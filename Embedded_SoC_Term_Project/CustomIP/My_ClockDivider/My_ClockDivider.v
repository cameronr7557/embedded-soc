==> flow/design.v <==
module My_ClockDivider
(
	input clk,
	input reset_n,
	input chipselect,
	input [1:0] address,
	input write,
	input [31:0] writedata,
	output reg clk_out
);
	reg [24:0] count; 								 
	reg [24:0] div = 25'd6;						    
	always @(posedge clk or negedge reset_n)
		begin
			if(~reset_n)
				begin
					count <= 25'b0;
					div <= div;
				end
			else if(chipselect && write && (address == 2'b00))
				begin
					count <= 25'b0;
					div <= writedata[24:0];
				end
			else if(count < div - 1)
				begin
					count <= count + 1'b1;
					div <= div;
				end
			else
				begin
					count <= 25'b0;
					div <= div;
				end
		end
	always @(posedge clk or negedge reset_n)
		begin
			if(~reset_n)
				begin
					clk_out <= 1'b0;
				end
			else if(count == div - 1)
				begin
					clk_out <= ~clk_out;
				end
			else
				begin
					clk_out <= clk_out;
				end
		end
endmodule 
Step by step through the tools: My_ClockDivider
The steps from the RTL of My_ClockDivider to its reports follow in flow order.
Line numbers count from 1 in the design file above.
Library cell names are shortened.
{"block": "setup", "top": "My_ClockDivider", "clock": "clk", "library": "sky130hd", "pvt_corner": "tt_025C_1v80"}

Word level
Yosys after proc, flatten, opt, wreduce and memory -nomap, before mapping. Enables and synchronous resets that opt folds into registers are not counted as muxes. Memory bits, and registers merged into a memory's read port (data or address), are not among the register bits. Print and check cells are not counted. Equal cells are merged and count once.
{"block": "classes", "addsub": 2, "compare": 1, "eq_ne": 1, "muxes": 2, "logic": 1, "n_reduce_logical": 4}
{"block": "ops", "operator": "two-way mux 25 bit", "n": 2}
{"block": "ops", "operator": "less-than comparator 25 x 32 -> 1 bit", "n": 1}
{"block": "ops", "operator": "equality test 25 x 32 -> 1 bit", "n": 1}
{"block": "ops", "operator": "subtractor 25 x 1 -> 26 bit with constant B", "n": 1}
{"block": "ops", "operator": "adder 25 x 1 -> 25 bit with constant B", "n": 1}
{"block": "ops", "operator": "logical AND 1 bit", "n": 2}
{"block": "ops", "operator": "logical NOT 2 bit", "n": 1}
{"block": "ops", "operator": "AND reduction 2 bit", "n": 1}
{"block": "ops", "operator": "inverter 1 bit", "n": 1}
{"block": "word_totals", "register_bits": 51, "inputBits": 38, "output_inout_bits": 1, "elab_cells": 14}

Logic depth
Yosys ltp: most cells in a row. Word level: on the elaborated netlist, between registers, memories and ports. Mapped: between sequential cells and ports; inverters and the memories' decode and read muxes count.
{"block": "depth", "depth_word": 4, "ABC_AREA": 0, "depth_mapped": 14, "ltp_nobuf": 12}

After synthesis
Yosys stat after the flow's synthesis: flattened, memories mapped to cells. It holds for the ABC_AREA given above (unset counts as 0); a run with the other value may have another netlist.
{"block": "by_type", "cell_type": "edfxtp_1", "n": 25, "type_area_um2": 750.72}
{"block": "by_type", "cell_type": "dfrtp_1", "n": 26, "type_area_um2": 650.624}
{"block": "by_type", "cell_type": "ha_1", "n": 27, "type_area_um2": 337.824}
{"block": "by_type", "cell_type": "xor2_1", "n": 24, "type_area_um2": 210.202}
{"block": "by_type", "cell_type": "xnor2_1", "n": 23, "type_area_um2": 201.443}
{"block": "by_type", "cell_type": "nor3_2", "n": 20, "type_area_um2": 200.192}
{"block": "by_type", "cell_type": "nand2_1", "n": 25, "type_area_um2": 93.84}
{"block": "by_type", "cell_type": "nor3_1", "n": 17, "type_area_um2": 85.082}
{"block": "by_type", "cell_type": "nor2_1", "n": 18, "type_area_um2": 67.565}
{"block": "by_type", "cell_type": "nand3_1", "n": 13, "type_area_um2": 65.062}
{"block": "by_type", "cell_type": "nand4_1", "n": 9, "type_area_um2": 56.304}
{"block": "by_type", "cell_type": "a21oi_1", "n": 10, "type_area_um2": 50.048}
{"block": "by_type", "cell_type": "nor4_4", "n": 2, "type_area_um2": 42.541}
{"block": "by_type", "cell_type": "inv_1", "n": 11, "type_area_um2": 41.29}
{"block": "by_type", "cell_type": "and4_1", "n": 4, "type_area_um2": 35.034}
{"block": "by_type", "cell_type": "nand4b_1", "n": 3, "type_area_um2": 26.275}
{"block": "by_type", "cell_type": "nor4_2", "n": 2, "type_area_um2": 25.024}
{"block": "by_type", "cell_type": "o21ai_0", "n": 5, "type_area_um2": 25.024}
Other cell types: 19; their cells: 28.
{"block": "mapped", "cells": 292, "synth_area_um2": 3173.0, "seqArea_um2": 1401.3, "ffs": 51, "buffers": 6}

Worst setup path after synthesis
Source: OpenSTA report_checks on the synthesized netlist (no wires, ideal clock, input and output delay 20% of the period each), path of least setup slack; recovery checks are left aside. Register names are those of the netlist, which keeps one name where synthesis merged equal registers.
{"block": "synth_path", "kind": "reg2reg", "startpoint": "reg div[5]", "endpoint": "reg count[15]", "tclk_ns": 3.85, "setup_ns": 0.127, "t_first_pin_ns": 0.000, "arrival_time_ns": 2.858, "required_ns": 3.723, "path_slack_ns": 0.865, "path_delay_ns": 2.985, "stages": 14, "n_path_buf": 2, "period_less_setup_slack_ns": 2.985}
"path_delay_ns" = arrival - input delay + setup time.
"stages" counts driving pins, that of a launching flip-flop among them; a cell with two outputs on the path counts twice.
"period_less_setup_slack_ns" is the clock period less the worst setup slack; recovery checks do not enter. This is arithmetic on one report: input and output delays are still those of the set period (20% each).
Between the ends stands the longest chain of elaborated cells between them, by number of cells; it is not shown to be the way that was timed. Of several equally long chains one is given.
A line is the first line of the expression or statement that the cell stems from. Yosys adds cells for indexed reads and writes and turns some case tables into memories.
A register here has more assigning lines than the two given.
{"block": "synth_between", "cell_sequence": "edfxtp_1 > nor4_4 > and2_1 > buf_2 > nand2_1 > or3_1 > xor2_1 > ha_1 > nand4_1 > nor3_1 > o21ai_0 > a31oi_2 > buf_6 > nor3_2", "elab_chain_len": 4, "cells_between": 4, "classes_between": "add/sub: 1; compare: 1; mux: 2"}
{"block": "synth_rtl", "element": "start: declaration", "line": 12, "text": "reg [24:0] div = 25'd6;"}
{"block": "synth_rtl", "element": "start: assignment", "line": 18, "text": "div <= div;"}
{"block": "synth_rtl", "element": "start: assignment", "line": 23, "text": "div <= writedata[24:0];"}
{"block": "synth_rtl", "element": "subtractor 25 x 1 -> 26 bit", "line": 25, "text": "else if(count < div - 1)"}
{"block": "synth_rtl", "element": "less-than comparator 25 x 32 -> 1 bit", "line": 25}
{"block": "synth_rtl", "element": "two-way mux 25 bit", "line": 25}
{"block": "synth_rtl", "element": "two-way mux 25 bit", "line": 20, "text": "else if(chipselect && write && (address == 2'b00))"}
{"block": "synth_rtl", "element": "end: assignment", "line": 22, "text": "count <= 25'b0;"}
{"block": "synth_rtl", "element": "end: assignment", "line": 27, "text": "count <= count + 1'b1;"}
{"block": "synth_rtl", "element": "end: declaration", "line": 11, "text": "reg [24:0] count;"}

Path in the finished layout
From the final timing report of run A: the path of least setup slack in the routed layout; clock arrival at registers is part of the times.
{"block": "layout_path", "kind": "reg2reg", "startpoint": "reg div[5]", "endpoint": "reg count[2]", "tclk_ns": 3.94, "setup_ns": 0.13, "t_first_pin_ns": 0.29, "arrival_time_ns": 3.44, "required_ns": 4.10, "path_slack_ns": 0.66, "stages": 13, "n_path_buf": 1}
Between the ends stands the longest chain of elaborated cells between them, by number of cells; it is not shown to be the way that was timed. Of several equally long chains one is given.
A register here has more assigning lines than the two given.
{"block": "layout_between", "cell_sequence": "edfxtp_1 > nor4_4 > and2_2 > nand3_1 > nor3_1 > xnor2_1 > ha_1 > nand4_1 > nor3_2 > o211ai_2 > a31oi_2 > buf_12 > nor3_1", "elab_chain_len": 4, "cells_between": 4, "classes_between": "add/sub: 1; compare: 1; mux: 2"}
{"block": "layout_rtl", "element": "start: declaration", "line": 12, "text": "reg [24:0] div = 25'd6;"}
{"block": "layout_rtl", "element": "start: assignment", "line": 18, "text": "div <= div;"}
{"block": "layout_rtl", "element": "start: assignment", "line": 23, "text": "div <= writedata[24:0];"}
{"block": "layout_rtl", "element": "subtractor 25 x 1 -> 26 bit", "line": 25, "text": "else if(count < div - 1)"}
{"block": "layout_rtl", "element": "less-than comparator 25 x 32 -> 1 bit", "line": 25}
{"block": "layout_rtl", "element": "two-way mux 25 bit", "line": 25}
{"block": "layout_rtl", "element": "two-way mux 25 bit", "line": 20, "text": "else if(chipselect && write && (address == 2'b00))"}
{"block": "layout_rtl", "element": "end: assignment", "line": 22, "text": "count <= 25'b0;"}
{"block": "layout_rtl", "element": "end: assignment", "line": 27, "text": "count <= count + 1'b1;"}
{"block": "layout_rtl", "element": "end: declaration", "line": 11, "text": "reg [24:0] count;"}

Hand-over note for My_ClockDivider

My_ClockDivider through Yosys and OpenROAD on sky130hd: 2 stored runs, unordered, with their settings and measured results. The constraints put input and output delay at 20% of the set period each and load the outputs with 0.01 pF.
"period_less_ws_ns": clock period set for the run, less the worst setup slack. It is reckoned from that one timing run; input and output delays stay at 20% of the period that was set.
"critical_path_time_ns" means the part of the period allowed to the worst setup path (the constraints hold back 20% at inputs and 20% at outputs) less its slack; where the path has registers, the arrival times of their clocks count too.
"power_mw": no workload was simulated; the value follows from the tool's default switching activity.

{"run": "run A", "settings": { "period_ns": 3.94, "CORE_UTILIZATION": 25, "SETUP_SLACK_MARGIN": 0.41, "PLACE_DENSITY_LB_ADDON": 0.05, "CORE_ASPECT_RATIO": 0.6, "CELL_PAD_IN_SITES_DETAIL_PLACEMENT": 2, "TNS_END_PERCENT": 100, "ABC_AREA": 0, "CTS_CLUSTER_SIZE": 92, "CTS_CLUSTER_DIAMETER": 85, "CAP_MARGIN": 35, "CORE_MARGIN": 2, "SLEW_MARGIN": 20 }, "results": { "period_less_ws_ns": 3.280, "final_setup_ws_ns": 0.660, "post_synth_area_um2": 3173.0, "timing.setup.tns_ns": 0.000, "power_mw": 1.256, "fin_hold_ws_ns": 0.473, "finish.stdcell_area_um2": 3843.7, "critical_path_time_ns": 3.28, "worst_setup_path_type": "reg2reg", "die_footprint_um2": 13638.6 }}
{"run": "run B", "settings": { "period_ns": 4.62, "CORE_UTILIZATION": 69, "SETUP_SLACK_MARGIN": -0.41, "PLACE_DENSITY_LB_ADDON": 0.28, "HOLD_SLACK_MARGIN": 0.03, "CORE_ASPECT_RATIO": 0.63, "CELL_PAD_IN_SITES_DETAIL_PLACEMENT": 0, "ABC_AREA": 0, "CAP_MARGIN": 20, "CORE_MARGIN": 2, "SLEW_MARGIN": 20 }, "results": { "post_synth_area_um2": 3173.0, "die_footprint_um2": 5171.6, "power_mw": 0.9482, "period_less_ws_ns": 3.471, "finish.stdcell_area_um2": 3642.2, "fin_hold_ws_ns": 0.471, "timing.setup.tns_ns": 0.000, "critical_path_time_ns": 3.47, "worst_setup_path_type": "reg2reg", "final_setup_ws_ns": 1.149 }}

End of note.
