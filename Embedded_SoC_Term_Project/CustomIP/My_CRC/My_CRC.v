==> flow/design.v <==
module My_CRC(
	input clk,
	input reset_n,
	input [1:0] address,
	input read,
	input write,
	input chipselect,
	input [31:0] writedata,
	output reg [31:0] readdata
);
reg [7:0] CrcTable [255:0];	 
reg [7:0] crc;						 
reg [375:0] data;					 
reg [3:0] count;					 
reg [5:0] crcCount;				 
reg [1:0] status;					 
initial
begin
	CrcTable[0] = 8'h0;
	CrcTable[1] = 8'h4d;
	CrcTable[2] = 8'h9a;
	CrcTable[3] = 8'hd7;
	CrcTable[4] = 8'h79;
	CrcTable[5] = 8'h34;
	CrcTable[6] = 8'he3;
	CrcTable[7] = 8'hae;
	CrcTable[8] = 8'hf2;
	CrcTable[9] = 8'hbf;
	CrcTable[10] = 8'h68;
	CrcTable[11] = 8'h25;
	CrcTable[12] = 8'h8b;
	CrcTable[13] = 8'hc6;
	CrcTable[14] = 8'h11;
	CrcTable[15] = 8'h5c;
	CrcTable[16] = 8'ha9;
	CrcTable[17] = 8'he4;
	CrcTable[18] = 8'h33;
	CrcTable[19] = 8'h7e;
	CrcTable[20] = 8'hd0;
	CrcTable[21] = 8'h9d;
	CrcTable[22] = 8'h4a;
	CrcTable[23] = 8'h7;
	CrcTable[24] = 8'h5b;
	CrcTable[25] = 8'h16;
	CrcTable[26] = 8'hc1;
	CrcTable[27] = 8'h8c;
	CrcTable[28] = 8'h22;
	CrcTable[29] = 8'h6f;
	CrcTable[30] = 8'hb8;
	CrcTable[31] = 8'hf5;
	CrcTable[32] = 8'h1f;
	CrcTable[33] = 8'h52;
	CrcTable[34] = 8'h85;
	CrcTable[35] = 8'hc8;
	CrcTable[36] = 8'h66;
	CrcTable[37] = 8'h2b;
	CrcTable[38] = 8'hfc;
	CrcTable[39] = 8'hb1;
	CrcTable[40] = 8'hed;
	CrcTable[41] = 8'ha0;
	CrcTable[42] = 8'h77;
	CrcTable[43] = 8'h3a;
	CrcTable[44] = 8'h94;
	CrcTable[45] = 8'hd9;
	CrcTable[46] = 8'he;
	CrcTable[47] = 8'h43;
	CrcTable[48] = 8'hb6;
	CrcTable[49] = 8'hfb;
	CrcTable[50] = 8'h2c;
	CrcTable[51] = 8'h61;
	CrcTable[52] = 8'hcf;
	CrcTable[53] = 8'h82;
	CrcTable[54] = 8'h55;
	CrcTable[55] = 8'h18;
	CrcTable[56] = 8'h44;
	CrcTable[57] = 8'h9;
	CrcTable[58] = 8'hde;
	CrcTable[59] = 8'h93;
	CrcTable[60] = 8'h3d;
	CrcTable[61] = 8'h70;
	CrcTable[62] = 8'ha7;
	CrcTable[63] = 8'hea;
	CrcTable[64] = 8'h3e;
	CrcTable[65] = 8'h73;
	CrcTable[66] = 8'ha4;
	CrcTable[67] = 8'he9;
	CrcTable[68] = 8'h47;
	CrcTable[69] = 8'ha;
	CrcTable[70] = 8'hdd;
	CrcTable[71] = 8'h90;
	CrcTable[72] = 8'hcc;
	CrcTable[73] = 8'h81;
	CrcTable[74] = 8'h56;
	CrcTable[75] = 8'h1b;
	CrcTable[76] = 8'hb5;
	CrcTable[77] = 8'hf8;
	CrcTable[78] = 8'h2f;
	CrcTable[79] = 8'h62;
	CrcTable[80] = 8'h97;
	CrcTable[81] = 8'hda;
	CrcTable[82] = 8'hd;
	CrcTable[83] = 8'h40;
	CrcTable[84] = 8'hee;
	CrcTable[85] = 8'ha3;
	CrcTable[86] = 8'h74;
	CrcTable[87] = 8'h39;
	CrcTable[88] = 8'h65;
	CrcTable[89] = 8'h28;
	CrcTable[90] = 8'hff;
	CrcTable[91] = 8'hb2;
	CrcTable[92] = 8'h1c;
	CrcTable[93] = 8'h51;
	CrcTable[94] = 8'h86;
	CrcTable[95] = 8'hcb;
	CrcTable[96] = 8'h21;
	CrcTable[97] = 8'h6c;
	CrcTable[98] = 8'hbb;
	CrcTable[99] = 8'hf6;
	CrcTable[100] = 8'h58;
	CrcTable[101] = 8'h15;
	CrcTable[102] = 8'hc2;
	CrcTable[103] = 8'h8f;
	CrcTable[104] = 8'hd3;
	CrcTable[105] = 8'h9e;
	CrcTable[106] = 8'h49;
	CrcTable[107] = 8'h4;
	CrcTable[108] = 8'haa;
	CrcTable[109] = 8'he7;
	CrcTable[110] = 8'h30;
	CrcTable[111] = 8'h7d;
	CrcTable[112] = 8'h88;
	CrcTable[113] = 8'hc5;
	CrcTable[114] = 8'h12;
	CrcTable[115] = 8'h5f;
	CrcTable[116] = 8'hf1;
	CrcTable[117] = 8'hbc;
	CrcTable[118] = 8'h6b;
	CrcTable[119] = 8'h26;
	CrcTable[120] = 8'h7a;
	CrcTable[121] = 8'h37;
	CrcTable[122] = 8'he0;
	CrcTable[123] = 8'had;
	CrcTable[124] = 8'h3;
	CrcTable[125] = 8'h4e;
	CrcTable[126] = 8'h99;
	CrcTable[127] = 8'hd4;
	CrcTable[128] = 8'h7c;
	CrcTable[129] = 8'h31;
	CrcTable[130] = 8'he6;
	CrcTable[131] = 8'hab;
	CrcTable[132] = 8'h5;
	CrcTable[133] = 8'h48;
	CrcTable[134] = 8'h9f;
	CrcTable[135] = 8'hd2;
	CrcTable[136] = 8'h8e;
	CrcTable[137] = 8'hc3;
	CrcTable[138] = 8'h14;
	CrcTable[139] = 8'h59;
	CrcTable[140] = 8'hf7;
	CrcTable[141] = 8'hba;
	CrcTable[142] = 8'h6d;
	CrcTable[143] = 8'h20;
	CrcTable[144] = 8'hd5;
	CrcTable[145] = 8'h98;
	CrcTable[146] = 8'h4f;
	CrcTable[147] = 8'h2;
	CrcTable[148] = 8'hac;
	CrcTable[149] = 8'he1;
	CrcTable[150] = 8'h36;
	CrcTable[151] = 8'h7b;
	CrcTable[152] = 8'h27;
	CrcTable[153] = 8'h6a;
	CrcTable[154] = 8'hbd;
	CrcTable[155] = 8'hf0;
	CrcTable[156] = 8'h5e;
	CrcTable[157] = 8'h13;
	CrcTable[158] = 8'hc4;
	CrcTable[159] = 8'h89;
	CrcTable[160] = 8'h63;
	CrcTable[161] = 8'h2e;
	CrcTable[162] = 8'hf9;
	CrcTable[163] = 8'hb4;
	CrcTable[164] = 8'h1a;
	CrcTable[165] = 8'h57;
	CrcTable[166] = 8'h80;
	CrcTable[167] = 8'hcd;
	CrcTable[168] = 8'h91;
	CrcTable[169] = 8'hdc;
	CrcTable[170] = 8'hb;
	CrcTable[171] = 8'h46;
	CrcTable[172] = 8'he8;
	CrcTable[173] = 8'ha5;
	CrcTable[174] = 8'h72;
	CrcTable[175] = 8'h3f;
	CrcTable[176] = 8'hca;
	CrcTable[177] = 8'h87;
	CrcTable[178] = 8'h50;
	CrcTable[179] = 8'h1d;
	CrcTable[180] = 8'hb3;
	CrcTable[181] = 8'hfe;
	CrcTable[182] = 8'h29;
	CrcTable[183] = 8'h64;
	CrcTable[184] = 8'h38;
	CrcTable[185] = 8'h75;
	CrcTable[186] = 8'ha2;
	CrcTable[187] = 8'hef;
	CrcTable[188] = 8'h41;
	CrcTable[189] = 8'hc;
	CrcTable[190] = 8'hdb;
	CrcTable[191] = 8'h96;
	CrcTable[192] = 8'h42;
	CrcTable[193] = 8'hf;
	CrcTable[194] = 8'hd8;
	CrcTable[195] = 8'h95;
	CrcTable[196] = 8'h3b;
	CrcTable[197] = 8'h76;
	CrcTable[198] = 8'ha1;
	CrcTable[199] = 8'hec;
	CrcTable[200] = 8'hb0;
	CrcTable[201] = 8'hfd;
	CrcTable[202] = 8'h2a;
	CrcTable[203] = 8'h67;
	CrcTable[204] = 8'hc9;
	CrcTable[205] = 8'h84;
	CrcTable[206] = 8'h53;
	CrcTable[207] = 8'h1e;
	CrcTable[208] = 8'heb;
	CrcTable[209] = 8'ha6;
	CrcTable[210] = 8'h71;
	CrcTable[211] = 8'h3c;
	CrcTable[212] = 8'h92;
	CrcTable[213] = 8'hdf;
	CrcTable[214] = 8'h8;
	CrcTable[215] = 8'h45;
	CrcTable[216] = 8'h19;
	CrcTable[217] = 8'h54;
	CrcTable[218] = 8'h83;
	CrcTable[219] = 8'hce;
	CrcTable[220] = 8'h60;
	CrcTable[221] = 8'h2d;
	CrcTable[222] = 8'hfa;
	CrcTable[223] = 8'hb7;
	CrcTable[224] = 8'h5d;
	CrcTable[225] = 8'h10;
	CrcTable[226] = 8'hc7;
	CrcTable[227] = 8'h8a;
	CrcTable[228] = 8'h24;
	CrcTable[229] = 8'h69;
	CrcTable[230] = 8'hbe;
	CrcTable[231] = 8'hf3;
	CrcTable[232] = 8'haf;
	CrcTable[233] = 8'he2;
	CrcTable[234] = 8'h35;
	CrcTable[235] = 8'h78;
	CrcTable[236] = 8'hd6;
	CrcTable[237] = 8'h9b;
	CrcTable[238] = 8'h4c;
	CrcTable[239] = 8'h1;
	CrcTable[240] = 8'hf4;
	CrcTable[241] = 8'hb9;
	CrcTable[242] = 8'h6e;
	CrcTable[243] = 8'h23;
	CrcTable[244] = 8'h8d;
	CrcTable[245] = 8'hc0;
	CrcTable[246] = 8'h17;
	CrcTable[247] = 8'h5a;
	CrcTable[248] = 8'h6;
	CrcTable[249] = 8'h4b;
	CrcTable[250] = 8'h9c;
	CrcTable[251] = 8'hd1;
	CrcTable[252] = 8'h7f;
	CrcTable[253] = 8'h32;
	CrcTable[254] = 8'he5;
	CrcTable[255] = 8'ha8;
end
always @(posedge clk or negedge reset_n)
begin
	if(reset_n == 1'b0)
	begin
		crcCount <= 6'b0;
		crc <= 8'b0;
		data <= 376'b0;
		count <= 4'b0;
		status <= 2'b0;
	end
	else if(count == 4'hc)
	begin
		if(crcCount >= 6'h2E) 
		begin
			crcCount <= 6'b0;
			data <= data;
			crc <= crc;
			status <= 2'b10;
			count <= 4'b0;
		end
		else
		begin
			crc <= CrcTable[((data[7:0] ^ crc) & 8'hff)];
			data <= {8'b0, data[375:8]};
			crcCount <= crcCount + 1'b1;
			status <= 2'b01;
			count <= count;
		end
	end
	else if(chipselect && write && (address == 2'b0))
	begin
		crcCount <= 6'b0;
		count <= count + 1'b1;
		crc <= 8'b0;
		status <= 2'b0;
		if(count == 4'hb)
			begin
				data <= {writedata[23:0], data[375:24]}; 
			end
		else
			begin
				data <= {writedata, data[375:32]}; 
			end
	end
	else
	begin
		data <= data;
		crcCount <= 6'b0;
		count <= count;
		status <= status;
		crc <= crc;
	end
end
always @(posedge clk or negedge reset_n)
begin
	if(reset_n == 1'b0)
	begin
		readdata <= 32'b0;
	end
	else if (chipselect && read && (address == 2'b0))
	begin
		readdata <= {22'b0, status, crc};
	end
	else
	begin
		readdata <= 32'b0;
	end
end
endmodule
Tool chain data of My_CRC
Tool output for the design above, in the order of the flow.
Lines are those of the file above, counted from 1.
Cell names lack the library's common part.
{ "inputs": {"design": "My_CRC", "clk_port": "clk", "cell_library": "sky130hd", "lib_corner": "tt_025C_1v80"} }

Elaborated design
Yosys after proc, flatten, opt, wreduce and memory -nomap, before mapping. Memory bits, and registers merged into a memory's read port (data or address), are not among the register bits. Print and check cells are not counted. Equal cells are merged and count once.
Memory sizes are those after Yosys's memory passes, which may raise the word count (mostly to a power of two), join words into wider ones and drop unused or constant bits.
{ "word_totals": {"register_bits": 406, "romBits": 2048, "memories": 1, "in_bits": 39, "out_inout_bits": 32, "word_cells": 39} }
{ "op_classes": {"n_addsub": 2, "cmp": 1, "equal": 4, "muxes": 16, "logic": 1, "n_reduce_logical": 8} }
{ "memory_table": {"columns": ["name", "words", "word_bits", "rd", "wr", "line_no", "rtl"], "rows": [
  ["CrcTable", 256, 8, 1, 0, 11, "reg [7:0] CrcTable [255:0];"]
]} }
{ "op_table": {"columns": ["op", "n"], "rows": [
  ["376-bit two-way mux", 4],
  ["8-bit two-way mux", 3],
  ["6-bit two-way mux", 2],
  ["4-bit two-way mux", 3],
  ["10-bit two-way mux", 1],
  ["4-bit equality test (second input constant)", 2],
  ["8-bit bitwise XOR", 1],
  ["6-bit by 1-bit adder with 6-bit output (second input constant)", 1],
  ["6-bit >= comparator (second input constant)", 1],
  ["2-bit two-way mux", 3],
  ["1-bit logical AND", 4],
  ["2-bit AND reduction", 2],
  ["4-bit by 1-bit adder with 4-bit output (second input constant)", 1],
  ["2-bit by 1-bit != test with 1-bit output (second input constant)", 1],
  ["2-bit != test (second input constant)", 1],
  ["2-bit zero test", 1],
  ["2-bit nonzero test", 1]
]} }

Logic depth
Depth = most cells in a row (Yosys ltp): at word level without a register or memory, in the mapped netlist without a sequential cell, where the memories' decode and read muxes count.
{ "depth": {"depth_word": 4, "abc_area": 0, "mapped_depth": 9, "mapped_depth_nobuf": 6} }

Synthesis result
Source: synth_stat.txt of the flow (Yosys; design flattened, memories mapped). It holds for the ABC_AREA given above (unset counts as 0); a run with the other value may have another netlist.
Totals and module areas in this step are rounded.
{ "mapped": {"stdcells": 2594, "yosys_area_mm2": 0.0227, "sequential_area_mm2": 0.0102, "flip_flops": 406, "buffers": 232} }
{ "by_type": {"columns": ["type", "n", "type_area_um2"], "rows": [
  ["dfrtp_1", 406, 1.02E+04],
  ["mux2_2", 343, 3.86E+03],
  ["nand2_1", 738, 2.77E+03],
  ["a31oi_1", 368, 2.3E+03],
  ["nor2_1", 378, 1.42E+03],
  ["clkbuf_1", 147, 551.779],
  ["mux2_1", 27, 304.042],
  ["buf_4", 38, 285.274],
  ["buf_2", 40, 200.192],
  ["xnor2_1", 21, 183.926],
  ["mux2i_1", 9, 90.086],
  ["and3_1", 11, 68.816],
  ["a21o_1", 8, 60.058],
  ["ha_1", 4, 50.048],
  ["xor3_1", 2, 47.546],
  ["xnor3_1", 2, 45.043],
  ["o2bb2ai_1", 5, 43.792],
  ["nor3_1", 8, 40.038]
]} }
Not listed: further types 21, cells in them 39.

Timing after synthesis
Source: OpenSTA report_checks on the synthesized netlist (no wires, ideal clock, input and output delay 20% of the period each), path of least setup slack; recovery checks are left aside. Register names are those of the netlist, which keeps one name where synthesis merged equal registers.
{ "synth_timing": {"path_type": "reg2reg", "start": "register count[0]", "end": "register data[100]", "period_ns": 2.42, "setup_ns": 0.125, "launch_ns": 0.000, "arrival_ns": 1.830, "required_ns": 2.295, "setup_slack_ns": 0.466, "delay_ns": 1.955, "stages": 9, "n_path_buf": 2, "synth_period_reached_ns": 1.954} }
"delay_ns" is the arrival time less input delay plus setup time.
"stages" counts driving pins, that of a launching flip-flop among them; a cell with two outputs on the path counts twice.
"synth_period_reached_ns" is the clock period less the worst setup slack; recovery checks do not enter. This is arithmetic on one report: input and output delays are still those of the set period (20% each).
Between the ends stands the longest chain of elaborated cells between them, by number of cells; it is not shown to be the way that was timed. Of several equally long chains one is given.
Each line given opens the expression or statement behind the cell; cells for indexed reads and writes are added by Yosys, which also makes memories of some case tables.
At most two assigning lines are given for a register; there are more.
{ "synth_via": {"path_cell_list": "dfrtp_1 -> inv_1 -> ha_1 -> nand3_1 -> nand3_1 -> a21boi_4 -> buf_2 -> buf_2 -> mux2_2", "elab_chain_len": 4, "cone_cells": 8, "cone_lines": 3, "classes_between": "3 x eq/ne; 3 x mux; 2 x reduce/logical"} }
{ "synth_rtl": {"columns": ["item", "line_no", "rtl"], "rows": [
  ["from (decl)", 14, "reg [3:0] count;"],
  ["from (assign)", 302, "count <= count;"],
  ["from (assign)", 308, "count <= count + 1'b1;"],
  ["4-bit equality test", 311, "if(count == 4'hb)"],
  ["376-bit two-way mux", 311, null],
  ["376-bit two-way mux", 305, "else if(chipselect && write && (address == 2'b0))"],
  ["376-bit two-way mux", 286, "else if(count == 4'hc)"],
  ["to (assign)", 291, "data <= data;"],
  ["to (assign)", 299, "data <= {8'b0, data[375:8]};"],
  ["to (decl)", 13, "reg [375:0] data;"]
]} }

Timing after layout
From the final timing report of entry A: the path of least setup slack in the routed layout; clock arrival at registers is part of the times.
{ "layout_timing": {"path_type": "reg2reg", "start": "register count[0]", "end": "register data[23]", "period_ns": 3.93, "setup_ns": 0.12, "launch_ns": 0.60, "arrival_ns": 3.43, "required_ns": 4.40, "setup_slack_ns": 0.97, "stages": 9, "n_path_buf": 2} }
Between the ends stands the longest chain of elaborated cells between them, by number of cells; it is not shown to be the way that was timed. Of several equally long chains one is given.
At most two assigning lines are given for a register; there are more.
{ "layout_via": {"path_cell_list": "dfrtp_1 -> inv_1 -> ha_1 -> nand3_4 -> nand3_1 -> a21boi_4 -> buf_12 -> buf_4 -> mux2_2", "elab_chain_len": 4, "cone_cells": 8, "cone_lines": 3, "classes_between": "3 x eq/ne; 3 x mux; 2 x reduce/logical"} }
{ "layout_rtl": {"columns": ["item", "line_no", "rtl"], "rows": [
  ["from (decl)", 14, "reg [3:0] count;"],
  ["from (assign)", 302, "count <= count;"],
  ["from (assign)", 308, "count <= count + 1'b1;"],
  ["4-bit equality test", 311, "if(count == 4'hb)"],
  ["376-bit two-way mux", 311, null],
  ["376-bit two-way mux", 305, "else if(chipselect && write && (address == 2'b0))"],
  ["376-bit two-way mux", 286, "else if(count == 4'hc)"],
  ["to (assign)", 291, "data <= data;"],
  ["to (assign)", 299, "data <= {8'b0, data[375:8]};"],
  ["to (decl)", 13, "reg [375:0] data;"]
]} }

Hand-over note for My_CRC

Below are 2 stored runs of the flow (Yosys, OpenROAD; platform sky130hd) on My_CRC, each with its settings and what was measured, unordered. Constraints: input delay and output delay 20% of the set period each, output load 0.01 pF.
"achievedPeriod_ns" means the clock period less the worst setup slack. The figure is calculated, with input and output delays left at 20% of the set period.
"worst_setup_path_time_ns" = time allowed to the worst setup path (clock period - input delay - output delay, where it has them) - its slack; a late launch clock adds to it, a late capture clock takes from it.
"power_mw" rests on the timing tool's default activity at the inputs, not on a simulated workload.
Measured values are rounded.
[
  {
    "run": "entry A",
    "settings": { "period_ns": 3.93, "CORE_UTILIZATION": 40, "PLACE_DENSITY": 0.75, "HOLD_SLACK_MARGIN": 0.27, "CELL_PAD_IN_SITES_GLOBAL_PLACEMENT": 3, "CELL_PAD_IN_SITES_DETAIL_PLACEMENT": 2, "ABC_AREA": 0, "CTS_CLUSTER_SIZE": 59, "CTS_CLUSTER_DIAMETER": 56, "SLEW_MARGIN": 30, "MIN_ROUTING_LAYER": "met2", "CAP_MARGIN": 20, "CORE_MARGIN": 2 },
    "results": { "die_area_mm2": 0.0587, "tns_ns": 0.000, "worstSetupSlack_ns": 0.967, "post_synth_area_mm2": 0.0227, "layout_stdcell_area_mm2": 0.0255, "achievedPeriod_ns": 2.963, "power_mw": 19.8, "layout_utilization_frac": 0.453, "worst_setup_path_time_ns": 2.96, "path_kind": "reg2reg", "worst_hold_slack_ns": 0.510 }
  },
  {
    "run": "entry B",
    "settings": { "period_ns": 2.78, "CORE_UTILIZATION": 36, "PLACE_DENSITY_LB_ADDON": 0.1, "CORE_ASPECT_RATIO": 0.93, "CELL_PAD_IN_SITES_GLOBAL_PLACEMENT": 0, "CELL_PAD_IN_SITES_DETAIL_PLACEMENT": 2, "GPL_TIMING_DRIVEN": 0, "CTS_CLUSTER_SIZE": 100, "CAP_MARGIN": 20, "CORE_MARGIN": 2, "SLEW_MARGIN": 20 },
    "results": { "die_area_mm2": 0.0652, "tns_ns": 0.000, "worstSetupSlack_ns": 0.093, "post_synth_area_mm2": 0.0227, "layout_stdcell_area_mm2": 0.0261, "achievedPeriod_ns": 2.687, "power_mw": 29.2, "layout_utilization_frac": 0.42, "worst_setup_path_time_ns": 2.69, "path_kind": "reg2reg", "worst_hold_slack_ns": 0.492 }
  }
]

End of note.
