==> flow/design.v <==
module LoadReg(
	input clk,
	input reset_n,
	input [1:0] address,
	input read,
	input chipselect,
	input [8:0] RX_data,
	input load,
	output reg [31:0] readdata
);
	reg readFlag;		 
	reg [8:0] data;    
	always @(posedge clk or negedge reset_n)
		begin
			if(~reset_n)
			begin
				readdata <= 32'b0;
				readFlag <= 1'b0;
				data <= 9'b0;
			end
			else if(load)
			begin
				readdata <= 32'b0;
				data <= RX_data;
				readFlag <= 1'b1;
			end
			else if(chipselect && read && (address == 2'b00))
			begin
				readdata <= {22'b0, data[8], readFlag, data[7:0]};
				data <= data;
				readFlag <= 0;
			end
			else
			begin
				readdata <= 32'b0;
				data <= data;
				readFlag <= readFlag;
			end
		end
endmodule
module My_UART_RX(
	input clk,
	input reset_n,
	input [1:0] address,
	input read,
	input chipselect,
	input RX_in,
	output [31:0] readdata
);
wire ld;					 
wire [8:0] dataRX;	 
UART_Rx U1(clk, reset_n, RX_in, dataRX, ld);
LoadReg U2(clk, reset_n, address, read, chipselect, dataRX, ld, readdata);
endmodule
module UART_Rx(
	input clk,
	input reset_n,
	input RX_in,
	output [8:0] RX_data,
	output reg load
);
	reg [1:0] state;						 
	reg [4:0] count;						 
	reg [3:0] count_data;				 
	reg [7:0] data;						 
	reg error;								 
	parameter Idle = 2'b00, Shift = 2'b01, Stop = 2'b10;
	always @(posedge clk or negedge reset_n)
		begin
			if(~reset_n)
				begin
					count <= 5'b0;
					count_data <= 4'b0;
					data <= 8'bz;
					state <= Idle;
					error <= 1'b0;
					load <= 1'b0;
				end
			else
				begin
					case(state)
						Idle :
							begin
								error <= 1'b0;
								load <= 1'b0;
								if(~RX_in)
									begin
										if(count == 9)	 
											begin
												state <= Shift;
												count <= 5'b0;
												count_data <= 4'b0;
												data <= 8'bz;
											end
										else
											begin
												state <= Idle;
												count <= count + 1'b1;
											end
									end
								else
									begin
										state <= Idle;
										count <= 5'b0;
									end
							end
						Shift :
							begin
								load <= 1'b0;
								if(count_data < 8)
									begin
										if(count == 17) 
											begin
												count <= 5'b0;
												count_data <= count_data + 1'b1;
												data <= {RX_in, data[7:1]};			 
												state <= Shift;
											end
										else
											begin
												data <= data;
												state <= Shift;
												count <= count + 1'b1;
											end
									end
								else
									begin
										state <= Stop;
										count_data <= 4'b0;
										count <= 5'b0;
									end
							end
						Stop :
							begin
								if(count == 17) 
									begin
										count <= 5'b0;
										state <= Idle;
										load <= 1'b1;
										if(RX_in != 1'b1)
											begin
												error <= 1'b1;
											end
									end
								else
									begin
										state <= Stop;
										count <= count + 1'b1;
										load <= 1'b0;
									end
							end
						default :
							begin
								count <= 5'b0;
								count_data <= 4'b0;
								data <= 8'bz;
								state <= Idle;
								error <= 1'b0;
								load <= 1'b0;
							end
					endcase
				end
		end
		assign RX_data = {error, data};
endmodule 
## Tool chain data of My_UART_RX

The steps from the RTL of My_UART_RX to its reports follow in flow order.
Line numbers count from 1 in the design file above.
A cell with - has no value.

| inputs | value |
|---|---|
| top | My_UART_RX |
| clock | clk |
| library | sky130hd |
| timing corner | tt_025C_1v80 |

## Word-level counts

Yosys after proc, flatten, opt, wreduce and memory -nomap, before mapping. Memory bits, and registers merged into a memory's read port (data or address), are not among the register bits. Print and check cells are not counted. Equal cells are merged and count once.

| operators by class | value |
|---|---|
| add/subtract/negate cells | 2 |
| $lt $le $gt $ge | 1 |
| equality and inequality tests | 11 |
| muxes and demuxes | 29 |
| bitwise logic cells | 2 |
| reductions and logical operators | 8 |

Operators with widths:

| kind | number |
|---|---|
| 2-to-1 mux 32 bit | 1 |
| 2-to-1 mux 8 bit | 4 |
| case mux 8 bit (select 3 bit) | 1 |
| 2-to-1 mux 5 bit | 4 |
| 2-to-1 mux 4 bit | 4 |
| case mux 5 bit (select 3 bit) | 1 |
| case mux 4 bit (select 3 bit) | 1 |
| 2-to-1 mux 10 bit | 1 |
| inequality test 2 x 1 -> 1 bit with constant B | 4 |
| 2-to-1 mux 1 bit | 7 |
| case mux 2 bit (select 3 bit) | 1 |
| 2-to-1 mux 2 bit | 3 |
| adder 5 x 1 -> 5 bit with constant B | 1 |
| equality test 5 x 4 -> 1 bit with constant B | 1 |
| equality test 5 bit with constant B | 1 |
| AND reduction 5 bit | 1 |
| inequality test 2 bit with constant B | 2 |
| zero test 2 bit | 2 |
| adder 4 x 1 -> 4 bit with constant B | 1 |
| < comparator 4 bit with constant B | 1 |
| AND reduction 4 bit | 1 |
| inequality test 3 bit with constant B | 1 |
| AND reduction 3 bit | 1 |
| logical AND 1 bit | 2 |
| NOT 1 bit | 2 |
| equality test 2 x 1 -> 1 bit with constant B | 1 |
| equality test 2 bit with constant B | 1 |
| nonzero test 2 bit | 1 |
| case mux 1 bit (select 2 bit) | 1 |

| word-level totals | value |
|---|---|
| register bits after elaboration | 63 |
| bits of input ports | 7 |
| output and inout port bits | 32 |
| elaborated cells | 62 |

## Longest topological paths

Longest topological path by Yosys (ltp), each cell counted once; first at word level (registers and memories cut), then after technology mapping (sequential cells cut; the memories' decode and read muxes count).

| depth | value |
|---|---|
| word-level depth | 4 |
| ABC_AREA | 0 |
| gate-level depth with buffers | 7 |
| depth with buffers taken out | 6 |

## Netlist

Yosys stat after the flow's synthesis: flattened, memories mapped to cells. It holds for the ABC_AREA given above (unset counts as 0); a run with the other value may have another netlist.

Cells by type:

| cell type | number | area in all (µm²) |
|---|---|---|
| sky130_fd_sc_hd__dfrtp_1 | 41 | 1.03E+03 |
| sky130_fd_sc_hd__buf_4 | 22 | 165.158 |
| sky130_fd_sc_hd__mux2_4 | 7 | 105.101 |
| sky130_fd_sc_hd__nand2_1 | 22 | 82.579 |
| sky130_fd_sc_hd__nand2b_1 | 12 | 75.072 |
| sky130_fd_sc_hd__nor2_1 | 20 | 75.072 |
| sky130_fd_sc_hd__ha_1 | 3 | 37.536 |
| sky130_fd_sc_hd__o21ai_1 | 6 | 30.029 |
| sky130_fd_sc_hd__dfstp_2 | 1 | 26.275 |
| sky130_fd_sc_hd__nand3_1 | 5 | 25.024 |
| sky130_fd_sc_hd__o41ai_1 | 2 | 17.517 |
| sky130_fd_sc_hd__xor2_1 | 2 | 17.517 |
| sky130_fd_sc_hd__a21oi_4 | 1 | 16.266 |
| sky130_fd_sc_hd__nand4bb_2 | 1 | 16.266 |
| sky130_fd_sc_hd__and4bb_1 | 1 | 12.512 |
| sky130_fd_sc_hd__and4bb_2 | 1 | 12.512 |
| sky130_fd_sc_hd__buf_6 | 1 | 11.261 |
| sky130_fd_sc_hd__clkbuf_1 | 3 | 11.261 |

Not listed: further types 17, cells in them 18.

| mapped netlist | value |
|---|---|
| standard cells after synthesis | 169 |
| mapped area | 1884.3 µm² |
| sequential part of the area | 1052.3 µm² |
| mapped flip-flops | 42 |
| buffers | 26 |

By module: a second synthesis without flattening, with its own total; a netlist apart from the flattened one above.

| unflattened totals | value |
|---|---|
| cells (unflattened synthesis) | 165 |
| area (unflattened synthesis) | 1913.1 µm² |

Rows give one instance, submodules left out.

Modules:

| module | instances | cells | area (µm²) |
|---|---|---|---|
| UART_Rx | 1 | 80 | 1016.0 |
| LoadReg | 1 | 85 | 897.1 |
| My_UART_RX | 1 | 0 | 0.0 |

## Timing after synthesis

Path of least setup slack by OpenSTA after synthesis, without wires, with an ideal clock, recovery checks aside; 20% of the period is set as input and as output delay. Where synthesis merged equal registers, the netlist keeps one of their names.

| path post-synthesis | value |
|---|---|
| path type | register to register |
| start | reg U1.count[0] |
| end | reg U1.data[0] |
| clock period | 2690 ps |
| arrival | 1616 ps |
| path slack | 949 ps |
| path delay | 1741 ps |
| stages on the path | 7 |
| synthesis period reached | 1741 ps |

"path delay" = arrival - input delay + setup time.
"stages on the path" counts driving pins, that of a launching flip-flop among them; a cell with two outputs on the path counts twice.
"synthesis period reached" = period - worst setup slack (recovery checks aside). The figure is calculated, with input and output delays left at 20% of the set period.
Between the ends stands the longest chain of elaborated cells between them, by number of cells; it is not shown to be the way that was timed. Of several equally long chains one is given.
Each line given opens the expression or statement behind the cell; cells for indexed reads and writes are added by Yosys, which also makes memories of some case tables.
At most two assigning lines are given for a register; there are more.

| between the ends, post-synthesis | value |
|---|---|
| cells stage by stage | sky130_fd_sc_hd__dfrtp_1 -> sky130_fd_sc_hd__ha_1 -> sky130_fd_sc_hd__and4bb_1 -> sky130_fd_sc_hd__a21oi_4 -> sky130_fd_sc_hd__nand2b_1 -> sky130_fd_sc_hd__buf_6 -> sky130_fd_sc_hd__mux2_4 |
| cells in the longest elaborated chain | 4 |
| elaborated cells between the ends (all ways) | 10 |

RTL lines, path post-synthesis:

| element | line | text |
|---|---|---|
| start: declaration | 63 | `reg [4:0] count;` |
| start: assignment | 98 | `count <= count + 1'b1;` |
| start: assignment | 123 | `count <= count + 1'b1;` |
| equality test 5 bit | 112 | `if(count == 17)` |
| 2-to-1 mux 8 bit | 112 |  |
| 2-to-1 mux 8 bit | 110 | `if(count_data < 8)` |
| case mux 8 bit (select 3 bit) | 81 | `case(state)` |
| end: assignment | 116 | `data <= {RX_in, data[7:1]};` |
| end: assignment | 121 | `data <= data;` |
| end: declaration | 65 | `reg [7:0] data;` |

## Timing after layout

Path of least setup slack in the final report of run 1 (OpenROAD, finished layout, wires in). Where an end is a register, its clock arrival counts in the times.
The report prints the path's times to 10 ps; the period is as set.

| path post-layout | value |
|---|---|
| path type | input to register |
| start | in RX_in |
| end | reg U1.data[5] |
| clock period | 2670 ps |
| arrival | 2110 ps |
| path slack | 740 ps |
| stages on the path | 6 |

Between the ends stands the longest chain of elaborated cells between them, by number of cells; it is not shown to be the way that was timed. Of several equally long chains one is given.
At most two assigning lines are given for a register; there are more.

| between the ends, post-layout | value |
|---|---|
| cells stage by stage | sky130_fd_sc_hd__clkdlybuf4s50_1 -> sky130_fd_sc_hd__nor2_1 -> sky130_fd_sc_hd__a21oi_4 -> sky130_fd_sc_hd__nand2b_1 -> sky130_fd_sc_hd__buf_6 -> sky130_fd_sc_hd__mux2_4 |
| cells in the longest elaborated chain | 2 |
| elaborated cells between the ends (all ways) | 4 |
| RTL lines with such cells | 2 |

RTL lines, path post-layout:

| element | line | text |
|---|---|---|
| start: declaration | 47 | `input RX_in,` |
| 2-to-1 mux 8 bit | 86 | `if(~RX_in)` |
| case mux 8 bit (select 3 bit) | 81 | `case(state)` |
| end: assignment | 116 | `data <= {RX_in, data[7:1]};` |
| end: assignment | 121 | `data <= data;` |
| end: declaration | 65 | `reg [7:0] data;` |

Appendix: measured runs

2 stored runs of My_UART_RX in the flow (synthesis by Yosys, layout by OpenROAD, sky130hd cells), in arbitrary order. Constraints: input delay and output delay 20% of the set period each, output load 0.01 pF.
"period reached" is the run's clock period less its worst setup slack. It is reckoned from that one timing run; input and output delays stay at 20% of the period that was set.
"time used up by the worst setup path" is the time allowed to the run's worst setup path (the clock period less input and output delay, where it has them) less its slack. Clock arrival times count: a late capture clock shortens it, a late launch clock lengthens it.
By "total power of the final layout" is meant OpenSTA's value without simulated activity: inputs other than the clock are taken to toggle once in ten clock periods, and the tool carries that through the logic.
"time used up by the worst setup path" is known to 10 ps.

## Run 1

==> flow/run.sh <==
#!/bin/bash
# the make line also repeats the synthesis and layout settings of config.mk as NAME=value (left out here)
make -C /OpenROAD-flow-scripts/flow DESIGN_CONFIG=/design/flow/config.mk WORK_HOME=/design/flow/orfs CLKGATE_MAP_FILE= finish
==> flow/config.mk <==
export PLATFORM = sky130hd
export DESIGN_NAME = My_UART_RX
export DESIGN_NICKNAME = My_UART_RX
export VERILOG_FILES = /design/flow/design.v
export SDC_FILE = /design/flow/constraint.sdc
export NUM_CORES = 4
export LEC_CHECK = 0
export ABC_AREA = 0
export CAP_MARGIN = 20
export CELL_PAD_IN_SITES_GLOBAL_PLACEMENT = 2
export CORE_MARGIN = 6
export CORE_UTILIZATION = 25
export GPL_ROUTABILITY_DRIVEN = 1
export GPL_TIMING_DRIVEN = 0
export SLEW_MARGIN = 0
export TNS_END_PERCENT = 50
==> flow/constraint.sdc <==
create_clock -name core_clock -period 2.67 [get_ports {clk}]
set_input_delay 0.5340 -clock core_clock [delete_from_list [all_inputs] [get_ports {clk}]]
set_output_delay 0.5340 -clock core_clock [all_outputs]
set_load 0.01 [all_outputs]

| result of run 1 | value |
|---|---|
| standard-cell area of the final layout | 2348.5 µm² |
| setup slack of the critical path | 741 ps |
| die outline area | 9764.4 µm² |
| total negative setup slack | 0 ps |
| total power of the final layout | 0.001109 W |
| utilization of the finished layout | 32.4 % |
| period reached | 1929 ps |
| synthesis area | 1884.3 µm² |
| time used up by the worst setup path | 1390 ps |
| class of the worst setup path | input to register |

## Run 2

==> flow/run.sh <==
#!/bin/bash
# the make line also repeats the synthesis and layout settings of config.mk as NAME=value (left out here)
make -C /OpenROAD-flow-scripts/flow DESIGN_CONFIG=/design/flow/config.mk WORK_HOME=/design/flow/orfs CLKGATE_MAP_FILE= finish
==> flow/config.mk <==
export PLATFORM = sky130hd
export DESIGN_NAME = My_UART_RX
export DESIGN_NICKNAME = My_UART_RX
export VERILOG_FILES = /design/flow/design.v
export SDC_FILE = /design/flow/constraint.sdc
export NUM_CORES = 4
export LEC_CHECK = 0
export CAP_MARGIN = 20
export CORE_ASPECT_RATIO = 1.48
export CORE_MARGIN = 2
export CORE_UTILIZATION = 48
export CTS_CLUSTER_SIZE = 17
export HOLD_SLACK_MARGIN = 0.29
export SETUP_SLACK_MARGIN = -0.04
export SLEW_MARGIN = 35
export TNS_END_PERCENT = 35
==> flow/constraint.sdc <==
create_clock -name core_clock -period 1.95 [get_ports {clk}]
set_input_delay 0.3900 -clock core_clock [delete_from_list [all_inputs] [get_ports {clk}]]
set_output_delay 0.3900 -clock core_clock [all_outputs]
set_load 0.01 [all_outputs]

| result of run 2 | value |
|---|---|
| standard-cell area of the final layout | 2122.0 µm² |
| setup slack of the critical path | 70 ps |
| die outline area | 4452.5 µm² |
| total negative setup slack | 0 ps |
| total power of the final layout | 0.00147 W |
| utilization of the finished layout | 56.6 % |
| period reached | 1880 ps |
| synthesis area | 1884.3 µm² |
| time used up by the worst setup path | 1880 ps |
| class of the worst setup path | register to register |
